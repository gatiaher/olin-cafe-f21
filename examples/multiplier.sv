==> flow/design.v <==
module multiplier(clk, rst, ready_i, valid_i, ready_o, valid_o, a, b, product);
parameter N = 8;
input wire clk, rst;
input wire valid_i;
output logic ready_i;
output logic valid_o;
input wire ready_o;
input wire [N-1:0] a, b;
output logic [2*N-1:0] product;
typedef enum logic [1:0] {IDLE, COMPUTING, DONE, ERROR} state_t;
state_t state, next_state;
logic [N-1:0] counter;
logic compute_done, early_exit;
always_comb begin : output_comb_logic
  ready_i = (state == IDLE);
end
always_comb begin: compute_done_logic
  early_exit = valid_i & ( (a == 0) );
  compute_done = ~(counter < (b-1)) | early_exit;
end
always_ff @(posedge clk) begin : fsm_logic
  if(rst) begin
    state <= IDLE;
    counter <= 0;
    valid_o <= 0;
    product <= 0;
  end
  else begin
    case (state)
      IDLE: begin
        if(valid_i) begin
          counter <= 0;
          if(early_exit) begin  
            product <= 0;
            valid_o <= 1;
            if(ready_o) state <= IDLE;
            else state <= DONE;
          end
          else begin
            product <= 0;
            valid_o <= 0;
            state <= COMPUTING;
          end
        end
      end
      COMPUTING: begin
        product <= product + a;
        counter <= counter + 1;
        if(compute_done) begin
          valid_o <= 1;
          if(ready_o) state <= IDLE;
          else state <= DONE;
        end
      end
      DONE : begin
        if(ready_o) state <= IDLE;
      end
      default state <= ERROR;
    endcase
  end
end
endmodule
# Reports on multiplier
# The steps from the RTL of multiplier to its reports follow in flow order.
# Lines are those of the file above, counted from 1.
# Not given: -
# inputs
design	multiplier
clock_port	clk
lib	sky130hd
corner	tt_025C_1v80

# After elaboration
# Source: Yosys, flattened and elaborated, memories not mapped. Widths are those after wreduce. Registers that Yosys merges into a memory's read port (data or address) are not register bits. Print and check cells do not count. Equal cells are merged and count once.
# op_classes
n_addsub	3
cmp	1
logic	3
reduce_logical	6
equal	5
n_mux	14
# op_table
cell	n
8-bit by 32-bit less-than comparator with 1-bit output	1
16-bit case mux with 2-bit select	1
16-bit by 8-bit adder with 16-bit output	1
8-bit case mux with 2-bit select	1
16-bit two-way mux	1
2-bit two-way mux	5
8-bit by 1-bit subtractor with 9-bit output (second input constant)	1
8-bit by 1-bit adder with 8-bit output (second input constant)	1
8-bit zero test	1
8-bit two-way mux	1
2-bit inequality test (second input constant)	3
3-bit AND reduction	2
2-bit case mux with 3-bit select	1
1-bit two-way mux	3
2-bit by 1-bit == test with 1-bit output (second input constant)	1
2-bit == test (second input constant)	1
2-bit zero test	1
2-bit AND reduction	1
2-bit nonzero test	1
1-bit case mux with 2-bit select	1
1-bit AND	1
1-bit OR	1
1-bit NOT	1
# bits
register_bits	27

# Longest topological paths
# Longest topological path by Yosys (ltp), each cell counted once; first at word level (registers and memories cut), then after technology mapping (sequential cells cut; the memories' decode and read muxes count).
# depth
ltp_word	6
ABC_AREA	0
mapped_depth	11

# After synthesis
# Source: synth_stat.txt of the flow (Yosys; design flattened, memories mapped). It holds for the ABC_AREA given above (unset counts as 0); a run with the other value may have another netlist.
# mapped
ffs	28
n_buf	5
area_um2	1834.3
mapped_cells	214
# by_type
cell_type	n	area_total_um2
sky130_fd_sc_hd__dfxtp_1	28	560.538
sky130_fd_sc_hd__ha_1	17	212.704
sky130_fd_sc_hd__nor2_1	27	101.347
sky130_fd_sc_hd__a21oi_1	17	85.082
sky130_fd_sc_hd__xnor2_1	8	70.067
sky130_fd_sc_hd__xor2_1	8	70.067
sky130_fd_sc_hd__mux2i_1	6	60.058
sky130_fd_sc_hd__nand2_1	13	48.797
sky130_fd_sc_hd__a22oi_1	6	45.043
sky130_fd_sc_hd__nand3_1	9	45.043
sky130_fd_sc_hd__nand4_1	6	37.536
sky130_fd_sc_hd__inv_1	8	30.029
sky130_fd_sc_hd__o21ai_0	6	30.029
sky130_fd_sc_hd__nor3_1	5	25.024
sky130_fd_sc_hd__o211ai_2	2	25.024
sky130_fd_sc_hd__or3_1	4	25.024
sky130_fd_sc_hd__a21o_1	3	22.522
sky130_fd_sc_hd__o21a_1	3	22.522
# Not listed: further types 28, cells in them 38.

# Timing after synthesis
# OpenSTA on the mapped netlist: ideal clock, no wires. The path of least setup slack (recovery checks aside). Input and output delay are each 20% of the period. Register names are those of the netlist, which keeps one name where synthesis merged equal registers.
# synth_timing
kind	input to register
start	in b[3]
end	reg valid_o
setup_time_ns	0.103
path_stages	10
path_slack_ns	-0.074
in_delay_ns	0.438
arrival_ns	2.161
path_buffers	0
tclk_ns	2.19
delay_ns	1.826
period_less_setup_slack_ns	2.264
# "delay_ns" = arrival - input delay + setup time.
# "path_stages": output pins that drive a net of the path, with the launching flip-flop's if there is one; two outputs of one cell count as two.
# "period_less_setup_slack_ns" is the clock period less the worst setup slack; recovery checks do not enter. This is arithmetic on one report: input and output delays are still those of the set period (20% each).
# Between the ends stands the longest chain of elaborated cells between them, by number of cells; it is not shown to be the way that was timed. Of several equally long chains one is given.
# A line is the first line of the expression or statement that the cell stems from. Yosys adds cells for indexed reads and writes and turns some case tables into memories.
# At most two assigning lines are given for a register; there are more.
# synth_via
path_cell_list	sky130_fd_sc_hd__nor2_1 > sky130_fd_sc_hd__nand3_1 > sky130_fd_sc_hd__nor4_1 > sky130_fd_sc_hd__xnor2_1 > sky130_fd_sc_hd__ha_1 > sky130_fd_sc_hd__nand4_1 > sky130_fd_sc_hd__a211o_1 > sky130_fd_sc_hd__o211ai_2 > sky130_fd_sc_hd__a221oi_2 > sky130_fd_sc_hd__a2111oi_2
elab_chain_cells	6
cone_cells	8
cone_lines	3
cone_classes	add/sub (1); compare (1); eq/ne (1); mux (2); logic (2); reduce/logical (1)
# synth_lines
element	line_no	source
start: declaration	8	input wire [N-1:0] a, b;
8-bit by 1-bit subtractor with 9-bit output	19	compute_done = ~(counter < (b-1)) | early_exit;
8-bit by 32-bit less-than comparator with 1-bit output	19
1-bit NOT	19
1-bit OR	19
1-bit two-way mux	49	if(compute_done) begin
1-bit case mux with 2-bit select	29	case (state)
end: assignment	25	valid_o <= 0;
end: assignment	35	valid_o <= 1;
end: declaration	6	output logic valid_o;

# Worst path after layout
# From the final timing report of stored run 1: the path of least setup slack in the routed layout; clock arrival at registers is part of the times.
# layout_timing
kind	input to register
start	in b[1]
end	reg valid_o
in_delay_ns	0.31
setup_time_ns	0.11
tclk_ns	1.55
path_slack_ns	-0.35
arrival_ns	2.07
path_stages	12
path_buffers	3
# Between the ends stands the longest chain of elaborated cells between them, by number of cells; it is not shown to be the way that was timed. Of several equally long chains one is given.
# At most two assigning lines are given for a register; there are more.
# layout_via
path_cell_list	sky130_fd_sc_hd__buf_6 > sky130_fd_sc_hd__inv_4 > sky130_fd_sc_hd__buf_6 > sky130_fd_sc_hd__nand3_4 > sky130_fd_sc_hd__nor4_4 > sky130_fd_sc_hd__xnor2_1 > sky130_fd_sc_hd__ha_1 > sky130_fd_sc_hd__buf_6 > sky130_fd_sc_hd__a21oi_4 > sky130_fd_sc_hd__o211ai_2 > sky130_fd_sc_hd__a221oi_2 > sky130_fd_sc_hd__a2111oi_2
elab_chain_cells	6
cone_cells	8
cone_lines	3
cone_classes	add/sub (1); compare (1); eq/ne (1); mux (2); logic (2); reduce/logical (1)
# layout_lines
element	line_no	source
start: declaration	8	input wire [N-1:0] a, b;
8-bit by 1-bit subtractor with 9-bit output	19	compute_done = ~(counter < (b-1)) | early_exit;
8-bit by 32-bit less-than comparator with 1-bit output	19
1-bit NOT	19
1-bit OR	19
1-bit two-way mux	49	if(compute_done) begin
1-bit case mux with 2-bit select	29	case (state)
end: assignment	25	valid_o <= 0;
end: assignment	35	valid_o <= 1;
end: declaration	6	output logic valid_o;

Ticket comment

Stored flow runs of multiplier (2 of them; Yosys, OpenROAD, sky130hd). They differ in their settings and are not a sequence. Constraints: input delay and output delay 20% of the set period each, output load 0.01 pF.
"timing.achieved_period_ns": clock period set for the run, less the worst setup slack. It is reckoned from that one timing run; input and output delays stay at 20% of the period that was set.
"worst_path_allowed_less_slack_ns": the worst setup path's part of the clock period (all of it between registers, 20% less for each end at a port) less its slack. A launch clock that arrives late makes it longer, a capture clock that arrives late makes it shorter.

Stored run 1, flow files:
==> flow/run.sh <==
#!/bin/bash
# the make line also repeats the synthesis and layout settings of config.mk as NAME=value (left out here)
make -C /OpenROAD-flow-scripts/flow DESIGN_CONFIG=/design/flow/config.mk WORK_HOME=/design/flow/orfs CLKGATE_MAP_FILE= finish
==> flow/config.mk <==
export PLATFORM = sky130hd
export DESIGN_NAME = multiplier
export DESIGN_NICKNAME = multiplier
export VERILOG_FILES = /design/flow/design.v
export SDC_FILE = /design/flow/constraint.sdc
export NUM_CORES = 4
export LEC_CHECK = 0
export CAP_MARGIN = 20
export CORE_MARGIN = 2
export CORE_UTILIZATION = 20
export CTS_CLUSTER_DIAMETER = 334
export PLACE_DENSITY_LB_ADDON = 0.16
export SETUP_SLACK_MARGIN = -0.06
export SLEW_MARGIN = 20
==> flow/constraint.sdc <==
create_clock -name core_clock -period 1.55 [get_ports {clk}]
set_input_delay 0.3100 -clock core_clock [delete_from_list [all_inputs] [get_ports {clk}]]
set_output_delay 0.3100 -clock core_clock [all_outputs]
set_load 0.01 [all_outputs]

==> results of stored run 1, as CSV <==
result,value
yosys.chip_area_um2,1834.3
die_footprint_um2,9953.1
cell_area_final_um2,3198.1
setup_ws_ns,-0.350
fin_tns_ns,-3.698
ws_hold_ns,0.488
timing.achieved_period_ns,1.900
worst_path_allowed_less_slack_ns,1.59
worst_path_kind,"input to register"

Stored run 2, flow files:
==> flow/run.sh <==
#!/bin/bash
# the make line also repeats the synthesis and layout settings of config.mk as NAME=value (left out here)
make -C /OpenROAD-flow-scripts/flow DESIGN_CONFIG=/design/flow/config.mk WORK_HOME=/design/flow/orfs CLKGATE_MAP_FILE= finish
==> flow/config.mk <==
export PLATFORM = sky130hd
export DESIGN_NAME = multiplier
export DESIGN_NICKNAME = multiplier
export VERILOG_FILES = /design/flow/design.v
export SDC_FILE = /design/flow/constraint.sdc
export NUM_CORES = 4
export LEC_CHECK = 0
export CAP_MARGIN = 35
export CELL_PAD_IN_SITES_DETAIL_PLACEMENT = 1
export CELL_PAD_IN_SITES_GLOBAL_PLACEMENT = 0
export CORE_ASPECT_RATIO = 1.96
export CORE_MARGIN = 2
export CORE_UTILIZATION = 57
export CTS_CLUSTER_DIAMETER = 23
export GPL_ROUTABILITY_DRIVEN = 0
export GPL_TIMING_DRIVEN = 0
export SETUP_SLACK_MARGIN = 0.62
export SLEW_MARGIN = 20
export TNS_END_PERCENT = 5
==> flow/constraint.sdc <==
create_clock -name core_clock -period 2.46 [get_ports {clk}]
set_input_delay 0.4920 -clock core_clock [delete_from_list [all_inputs] [get_ports {clk}]]
set_output_delay 0.4920 -clock core_clock [all_outputs]
set_load 0.01 [all_outputs]

Stored run 2: no results, clock tree synthesis failed with DPL-0033
